==> flow/design.v <==
module WallaceTreeMult(
	input clk,
	input rst,
    input [15:0] P1_in,
    input [13:0] P2_in,
    input [11:0] P3_in,
    input [9:0] P4_in,
    output reg [15:0] Out
);
    reg [15:0] P1, P1_double;
    reg [13:0] P2, P2_double;
    reg [11:0] P3, P3_double;
    reg [9:0] P4, P4_double;
    wire [15:0] sum;
    wire [16:0] carries;  
    wire [15:0] arg1, arg2;
   always @(posedge clk or negedge rst) begin
    	if(!rst) begin
    		P1 <= 0;
    		P2 <= 0;
    		P3 <= 0;
    		P4 <= 0;
    		Out <= 0;
    	end
    	else begin
    		P1 <= P1_in;
    		P2 <= P2_in;
    		P3 <= P3_in;
    		P4 <= P4_in;
    		Out <= sum;
    	end
    end
    reg HA1_sum_reg, HA1_carry_reg, HA1_sum_double_reg, HA1_carry_double_reg;
    wire HA1_sum, HA1_carry;
    reg HA_2_1_sum_reg, HA_2_1_carry_reg;
    wire HA_2_1_sum, HA_2_1_carry;
    wire [10:0] FA_sum;
    reg [10:0] FA_sum_reg;
    wire [10:0] FA_carry;
    reg [10:0] FA_carry_reg;
    wire FA1_sum, FA2_sum, FA3_sum, FA4_sum, FA5_sum, FA6_sum, FA7_sum, FA8_sum, FA9_sum, FA10_sum;
    wire FA1_carry, FA2_carry, FA3_carry, FA4_carry, FA5_carry, FA6_carry, FA7_carry, FA8_carry, FA9_carry, FA10_carry;
    wire FA11_sum, FA11_carry;
    wire [8:0] FA_2_sum;
    wire [8:0] FA_2_carry;
    wire FA_2_1_sum, FA_2_1_carry;
    wire FA_2_2_sum, FA_2_2_carry;
    wire FA_2_3_sum, FA_2_3_carry;
    wire FA_2_4_sum, FA_2_4_carry;
    wire FA_2_5_sum, FA_2_5_carry;
    wire FA_2_6_sum, FA_2_6_carry;
    wire FA_2_7_sum, FA_2_7_carry;
    wire FA_2_8_sum, FA_2_8_carry;
    wire FA_2_9_sum, FA_2_9_carry;
    HalfAdder HA1 (P1[4], P2[2], HA1_sum, HA1_carry);
    FullAdder FA1 (P1[5], P2[3], P3[1], FA_sum[0], FA_carry[0]);
    FullAdder FA2 (P1[6], P2[4], P3[2], FA_sum[1], FA_carry[1]);
    FullAdder FA3 (P1[7], P2[5], P3[3], FA_sum[2],FA_carry[2]);
    FullAdder FA4 (P1[8], P2[6], P3[4], FA_sum[3], FA_carry[3]);
    FullAdder FA5 (P1[9], P2[7], P3[5], FA_sum[4], FA_carry[4]);
    FullAdder FA6 (P1[10], P2[8], P3[6], FA_sum[5], FA_carry[5]);
    FullAdder FA7 (P1[11], P2[9], P3[7], FA_sum[6],FA_carry[6]);
    FullAdder FA8 (P1[12], P2[10], P3[8], FA_sum[7], FA_carry[7]);
    FullAdder FA9 (P1[13], P2[11], P3[9], FA_sum[8], FA_carry[8]);
    FullAdder FA10 (P1[14], P2[12], P3[10], FA_sum[9], FA_carry[9]);
    FullAdder FA11 (P1[15], P2[13], P3[11], FA_sum[10], FA_carry[10]);
	always @(posedge clk or negedge rst) begin
		if(!rst) begin
			FA_sum_reg <= 0;
			FA_carry_reg <= 0;
			HA1_sum_reg <= 0;
			HA1_carry_reg <= 0;
			P1_double <= 0;
			P2_double <= 0;
			P3_double <= 0;
			P4_double <= 0;
		end
		else begin
			P1_double <= P1;
			P2_double <= P2;
			P3_double <= P3;
			P4_double <= P4;
			FA_sum_reg <= FA_sum;
			FA_carry_reg <= FA_carry;
			HA1_sum_reg <= HA1_sum;
			HA1_carry_reg <= HA1_carry;
		end
	end
    HalfAdder HA_2_1  (FA_sum_reg[1],  FA_carry_reg[0],  HA_2_1_sum, HA_2_1_carry);
    FullAdder FA_2_1  (FA_sum_reg[2],  FA_carry_reg[1],  P4_double[1], FA_2_sum[0],  FA_2_carry[0]);
    FullAdder FA_2_2  (FA_sum_reg[3],  FA_carry_reg[2],  P4_double[2], FA_2_sum[1],  FA_2_carry[1]);
    FullAdder FA_2_3  (FA_sum_reg[4],  FA_carry_reg[3],  P4_double[3], FA_2_sum[2],  FA_2_carry[2]);
    FullAdder FA_2_4  (FA_sum_reg[5],  FA_carry_reg[4],  P4_double[4], FA_2_sum[3],  FA_2_carry[3]);
    FullAdder FA_2_5  (FA_sum_reg[6],  FA_carry_reg[5],  P4_double[5], FA_2_sum[4],  FA_2_carry[4]);
    FullAdder FA_2_6  (FA_sum_reg[7],  FA_carry_reg[6],  P4_double[6], FA_2_sum[5],  FA_2_carry[5]);
    FullAdder FA_2_7  (FA_sum_reg[8],  FA_carry_reg[7],  P4_double[7], FA_2_sum[6],  FA_2_carry[6]);
    FullAdder FA_2_8  (FA_sum_reg[9],  FA_carry_reg[8],  P4_double[8], FA_2_sum[7],  FA_2_carry[7]);
    FullAdder FA_2_9  (FA_sum_reg[10], FA_carry_reg[9],  P4_double[9], FA_2_sum[8],  FA_2_carry[8]);
    assign arg1 = {FA_2_sum[8:0], HA_2_1_sum, FA_sum_reg[0], HA1_sum_reg, P1_double[3:0]};
    assign arg2 = {FA_2_carry[7:0], HA_2_1_carry, P4_double[0], HA1_carry_reg, P3_double[0], P2_double[1:0], 2'b0};
    assign carries[0] = 1'b0;
    genvar i;
    generate
      for (i = 0; i < 16; i = i + 1) begin: cpa_loop
        assign sum[i] = arg1[i] ^ arg2[i] ^ carries[i];
        assign carries[i+1] = (arg1[i] & arg2[i]) | (arg1[i] & carries[i]) | (arg2[i] & carries[i]);
      end
    endgenerate
endmodule
module FullAdder (input a, b, c, output sum, cout);
  wire w1, w2, w3;
  HalfAdder HA1 (a, b, w2, w1);
  HalfAdder HA2 (w2, c, sum, w3);
  assign cout = w1 | w3; 
endmodule
module HalfAdder 
  (
   A,
   B,
   sum,
   carry
   );
  input  A;
  input  B;
  output sum;
  output carry;
  assign sum   = A ^ B;   
  assign carry = A & B;   
endmodule  
module radix8_booth_multiplier #(parameter N = 8) (
    input  signed [N-1:0] a,   
    input  signed [N-1:0] b,   
    input clk, 
    input rst,
    output reg [2*N-1:0] Prod  
);
    localparam NUM_PARTIALS = (N + 2) / 3;  
    reg signed [2*N:0] partial_products [NUM_PARTIALS-1:0];  
    wire signed [2*N+1:0] accum;  
    wire [N+3:0] Q;
    wire signed [N-1:0] neg_A;
    wire signed [N:0] x2_A;
    wire signed [N:0] x2_neg_A;
    wire signed [N+1:0] x3_A;
    wire signed [N+1:0] x3_neg_A;
    wire signed [N+1:0] x4_A;
    wire signed [N+1:0] x4_neg_A;
    wire signed [N-1:0] A,B;
    reg signed [N-1:0] a_reg, b_reg;
    integer i;
    wire [2*N-1:0] Product;
	always @(*) begin
        for (i = 0; i < NUM_PARTIALS; i = i + 1) begin : booth_encoding
                if (!rst) begin
                    partial_products[i] = 0;
                end else begin
                    case ({Q[3*i+3], Q[3*i+2], Q[3*i+1], Q[3*i]})
                        4'b0000, 4'b1111: partial_products[i] = 0;
                        4'b0001, 4'b0010: partial_products[i] = {{(2*N+1-N){A[N-1]}}, A};        
                        4'b0011, 4'b0100: partial_products[i] = {{(2*N+1-(N+1)){x2_A[N]}}, x2_A};   
                        4'b0101, 4'b0110: partial_products[i] = {{(2*N+1-(N+2)){x3_A[N+1]}}, x3_A};  
                        4'b0111:          partial_products[i] = {{(2*N+1-(N+2)){x4_A[N+1]}}, x4_A};  
                        4'b1000:          partial_products[i] = {{(2*N+1-(N+2)){x4_neg_A[N+1]}}, x4_neg_A};  
                        4'b1001, 4'b1010: partial_products[i] = {{(2*N+1-(N+2)){x3_neg_A[N+1]}}, x3_neg_A};  
                        4'b1011, 4'b1100: partial_products[i] = {{(2*N+1-(N+1)){x2_neg_A[N]}}, x2_neg_A};    
                        4'b1101, 4'b1110: partial_products[i] = {{(2*N+1-N){neg_A[N-1]}}, neg_A};  
                        default:          partial_products[i] = 0;
                    endcase
                end
            end
        end
	always @(posedge clk or negedge rst) begin
		if(!rst) begin
			a_reg <= 0;
			b_reg <= 0;
			Prod <= 0;
		end
		else begin
			a_reg <= a;
			b_reg <= b;
			Prod <= Product;
		end
	end
	WallaceTreeMult mul(
		.clk(clk),
		.rst(rst),
		.P1_in(partial_products[0][15:0]),
		.P2_in(partial_products[1][12:0]),
		.P3_in(partial_products[2][9:0]),
		.Out(Product)
    );
    assign Q = {{3{B[N-1]}},B[N-1:0],1'b0};
    assign A = (a_reg[N-1] & b_reg[N-1]) ? (~a_reg + 1) : (b_reg[N-1] ? b_reg : a_reg);
    assign B = (a_reg[N-1] & b_reg[N-1]) ? (~b_reg + 1) : (b_reg[N-1] ? a_reg : b_reg);
    assign neg_A = ~A + 1'b1;  
    assign x2_A = {A[N-1], A} << 1;   
    assign x3_A = ({{2{A[N-1]}}, A} << 1) + {{2{A[N-1]}}, A};  
    assign x4_A = {{2{A[N-1]}}, A} << 2;   
    assign x2_neg_A = (~{A[N-1], A} + 1'b1) << 1;   
    assign x3_neg_A = {x2_neg_A[N-1],x2_neg_A} + {{2{neg_A[N-1]}},neg_A}; 
    assign x4_neg_A = (~{{2{A[N-1]}}, A} + 1'b1) << 2;   
endmodule
### Reports on radix8_booth_multiplier

Tool output for the design above, in the order of the flow.
Lines are those of the file above, counted from 1.
Cell names lack the library's common part.
Not given: -

* design top: radix8_booth_multiplier
* clock port: clk
* library: sky130hd
* timing corner: tt_025C_1v80

### Word level

Yosys after proc, flatten, opt, wreduce and memory -nomap, before mapping. Enables and synchronous resets that opt folds into registers are not counted as muxes. Print and check cells are not counted.

* output and inout port bits: 16
* register bits after elaboration: 137
* input port bits: 18

* bitwise gates (word level): 187
* $add $sub $neg: 7
* multiplexer cells: 10
* reductions and logical operators: 17
* equal/unequal tests: 37

Operators by type and width (count)
* 16-bit case mux with 8-bit select: 1
* 13-bit case mux with 9-bit select: 1
* 10-bit case mux with 9-bit select: 1
* 1-bit AND: 75
* 1-bit bitwise XOR: 66
* 4-bit equality test (second input constant): 16
* 1-bit bitwise OR: 41
* 8-bit inverter: 5
* 4-bit by 3-bit equality test with 1-bit output (second input constant): 8
* 8-bit 2-to-1 mux: 4
* 2-bit OR reduction: 14
* 8-bit by 1-bit adder with 8-bit output (second input constant): 3
* 4-bit by 2-bit equality test with 1-bit output (second input constant): 4
* 8-bit by 2-bit adder with 8-bit output (second input constant): 2
* 16-bit 2-to-1 mux: 1
* 13-bit 2-to-1 mux: 1
* 3-bit equality test (second input constant): 4
* 4-bit logical NOT: 3
* 10-bit adder: 1
* 9-bit by 8-bit adder with 10-bit output: 1
* 10-bit 2-to-1 mux: 1
* 4-bit by 1-bit equality test with 1-bit output (second input constant): 2
* 3-bit by 2-bit equality test with 1-bit output (second input constant): 2
* 3-bit by 1-bit equality test with 1-bit output (second input constant): 1

### Depth

Yosys ltp: most cells in a row. Word level: on the elaborated netlist, between registers, memories and ports. Mapped: between sequential cells and ports; inverters and the memories' decode and read muxes count.

* depth in word-level cells: 38
* ABC_AREA: 0
* mapped depth: 19

### Netlist

Yosys stat after the flow's synthesis: flattened, memories mapped to cells. It holds for the ABC_AREA given above (unset counts as 0); a run with the other value may have another netlist.

* buffer cells: 32
* mapped area: 6475.0 µm²
* flip-flop cells: 105
* cell count: 636

Cell types (count)
* dfrtp_1: 105
* ha_1: 35
* fa_1: 21
* nor2_1: 51
* o21ai_0: 36
* inv_1: 46
* a21oi_1: 31
* xnor2_1: 17
* nand2_1: 37
* nor3_1: 21
* a211oi_1: 12
* mux2i_1: 8
* a21o_1: 10
* a31oi_1: 12
* o21a_1: 10
* o22ai_1: 11
* a22oi_1: 9
* buf_2: 13

Other cell types: 69; their cells: 151.
By module: a second synthesis without flattening, with its own total; a netlist apart from the flattened one above.

* cells (unflattened synthesis): 637
* area (unflattened synthesis): 7115.6 µm²

Each row is one instance without its submodules.

Modules
* radix8_booth_multiplier: instances 1, cells 453, sequential area 800.8 µm², area 3485.8 µm²
* WallaceTreeMult: instances 1, cells 122, sequential area 2702.6 µm², area 2979.1 µm²
* HalfAdder: instances 42, cells 1, sequential area 0.0 µm², area 12.5 µm²
* FullAdder: instances 20, cells 1, sequential area 0.0 µm², area 6.3 µm²

### Path before layout

Path of least setup slack by OpenSTA after synthesis, without wires, with an ideal clock, recovery checks aside; 20% of the period is set as input and as output delay. Where synthesis merged equal registers, the netlist keeps one of their names.

* kind: register -> register
* start: reg mul.P2_double[0]
* end: reg mul.Out[15]
* arrival: 4490 ps
* path delay: 4615 ps
* library setup time: 125 ps
* path slack: 765 ps
* required time: 5255 ps
* time at the first pin: 0 ps
* buffers on the path: 0
* clock period: 5380 ps
* stages on the path: 17
* synthesis period reached: 4615 ps

"path delay" = arrival - input delay + setup time.
"stages on the path": output pins that drive a net of the path, with the launching flip-flop's if there is one; two outputs of one cell count as two.
"synthesis period reached" = period - worst setup slack (recovery checks aside). The figure is calculated, with input and output delays left at 20% of the set period.
The rows between start and end are the longest chain of elaborated cells between them; the timing report does not say that the signal goes this way. Where chains are equally long, one stands for them.
A line is the first line of the expression or statement that the cell stems from. Yosys adds cells for indexed reads and writes and turns some case tables into memories.

* path through: dfrtp_1 -> ha_1 -> fa_1 -> fa_1 -> fa_1 -> ha_1 -> inv_1 -> fa_1 -> fa_1 -> fa_1 -> fa_1 -> fa_1 -> fa_1 -> fa_1 -> fa_1 -> xnor2_1 -> xnor2_1
* length of the longest elaborated chain: 38
* elaborated cells on any way between the ends: 50
* source lines of those cells: 2
* classes of those cells: logic (50)

Ends and longest elaborated chain, after synthesis
* from (decl): line 11 `reg [13:0] P2, P2_double;`
* from (assign): line 74 `P2_double <= 0;`
* from (assign): line 80 `P2_double <= P2;`
* 1-bit AND (2 in a row): line 106 `assign carries[i+1] = (arg1[i] & arg2[i]) | (arg1[i] & carries[i]) | (arg2[i] & carries[i]);`
* 1-bit bitwise OR (2 in a row): line 106
* 1-bit AND: line 106
* 1-bit bitwise OR (2 in a row): line 106
* 1-bit AND: line 106
* 1-bit bitwise OR (2 in a row): line 106
* 1-bit AND: line 106
* [17 not listed]
* 1-bit AND: line 106
* 1-bit bitwise OR (2 in a row): line 106
* 1-bit AND: line 106
* 1-bit bitwise OR (2 in a row): line 106
* 1-bit AND: line 106
* 1-bit bitwise OR (2 in a row): line 106
* 1-bit bitwise XOR: line 105 `assign sum[i] = arg1[i] ^ arg2[i] ^ carries[i];`
* to (assign): line 23 `Out <= 0;`
* to (assign): line 30 `Out <= sum;`
* to (decl): line 8 `output reg [15:0] Out`

### Timing after layout

From the final timing report of flow run 1: the path of least setup slack in the routed layout; clock arrival at registers is part of the times.
The path's times are printed in steps of 10 ps; the period is the one set.

* kind: register -> register
* start: reg mul.P2_double[0]
* end: reg mul.Out[15]
* required time: 5470 ps
* clock period: 5190 ps
* path slack: 420 ps
* library setup time: 70 ps
* buffers on the path: 0
* stages on the path: 17
* time at the first pin: 350 ps
* arrival: 5050 ps

The rows between start and end are the longest chain of elaborated cells between them; the timing report does not say that the signal goes this way. Where chains are equally long, one stands for them.

* path through: dfrtp_1 -> ha_1 -> fa_1 -> fa_1 -> fa_1 -> ha_1 -> inv_1 -> fa_1 -> fa_1 -> fa_1 -> fa_1 -> fa_1 -> fa_1 -> fa_1 -> fa_1 -> xnor2_1 -> xnor2_1
* length of the longest elaborated chain: 38
* elaborated cells on any way between the ends: 50
* source lines of those cells: 2
* classes of those cells: logic (50)

Ends and longest elaborated chain, after layout
* from (decl): line 11 `reg [13:0] P2, P2_double;`
* from (assign): line 74 `P2_double <= 0;`
* from (assign): line 80 `P2_double <= P2;`
* 1-bit AND (2 in a row): line 106 `assign carries[i+1] = (arg1[i] & arg2[i]) | (arg1[i] & carries[i]) | (arg2[i] & carries[i]);`
* 1-bit bitwise OR (2 in a row): line 106
* 1-bit AND: line 106
* 1-bit bitwise OR (2 in a row): line 106
* 1-bit AND: line 106
* 1-bit bitwise OR (2 in a row): line 106
* 1-bit AND: line 106
* [17 not listed]
* 1-bit AND: line 106
* 1-bit bitwise OR (2 in a row): line 106
* 1-bit AND: line 106
* 1-bit bitwise OR (2 in a row): line 106
* 1-bit AND: line 106
* 1-bit bitwise OR (2 in a row): line 106
* 1-bit bitwise XOR: line 105 `assign sum[i] = arg1[i] ^ arg2[i] ^ carries[i];`
* to (assign): line 23 `Out <= 0;`
* to (assign): line 30 `Out <= sum;`
* to (decl): line 8 `output reg [15:0] Out`

2 stored runs of radix8_booth_multiplier in the flow (synthesis by Yosys, layout by OpenROAD, sky130hd cells), in arbitrary order. Constraints: input delay and output delay 20% of the set period each, output load 0.01 pF.
By "reached clock period" is meant the clock period of the run minus its worst setup slack. This is arithmetic on one report: input and output delays are still those of the set period (20% each).
By "total power after layout" is meant OpenSTA's value without simulated activity: inputs other than the clock are taken to toggle once in ten clock periods, and the tool carries that through the logic.

### Flow run 1

Settings: `period_ns=5.19`, `CAP_MARGIN=20`, `CORE_MARGIN=2`, `CORE_UTILIZATION=40`, `SLEW_MARGIN=20`

- Synthesis area: 6475.0 µm²
- Overall die area: 17221.3 µm²
- Utilization after routing: 46.5 %
- Worst setup slack after layout: 422 ps
- Setup total negative slack: 0 ps
- Total power after layout: 2593 uW
- Reached clock period: 4768 ps

### Flow run 2

Settings: `period_ns=3.22`, `CORE_UTILIZATION=53`, `PLACE_DENSITY_LB_ADDON=0.05`, `CORE_MARGIN=9`, `TNS_END_PERCENT=10`, `CAP_MARGIN=40`, `SLEW_MARGIN=25`, `MIN_ROUTING_LAYER=met2`

- Synthesis area: 6475.0 µm²
- Overall die area: 16520.0 µm²
- Utilization after routing: 70.7 %
- Worst setup slack after layout: -1381 ps
- Setup total negative slack: -9995 ps
- Total power after layout: 4728 uW
- Reached clock period: 4601 ps
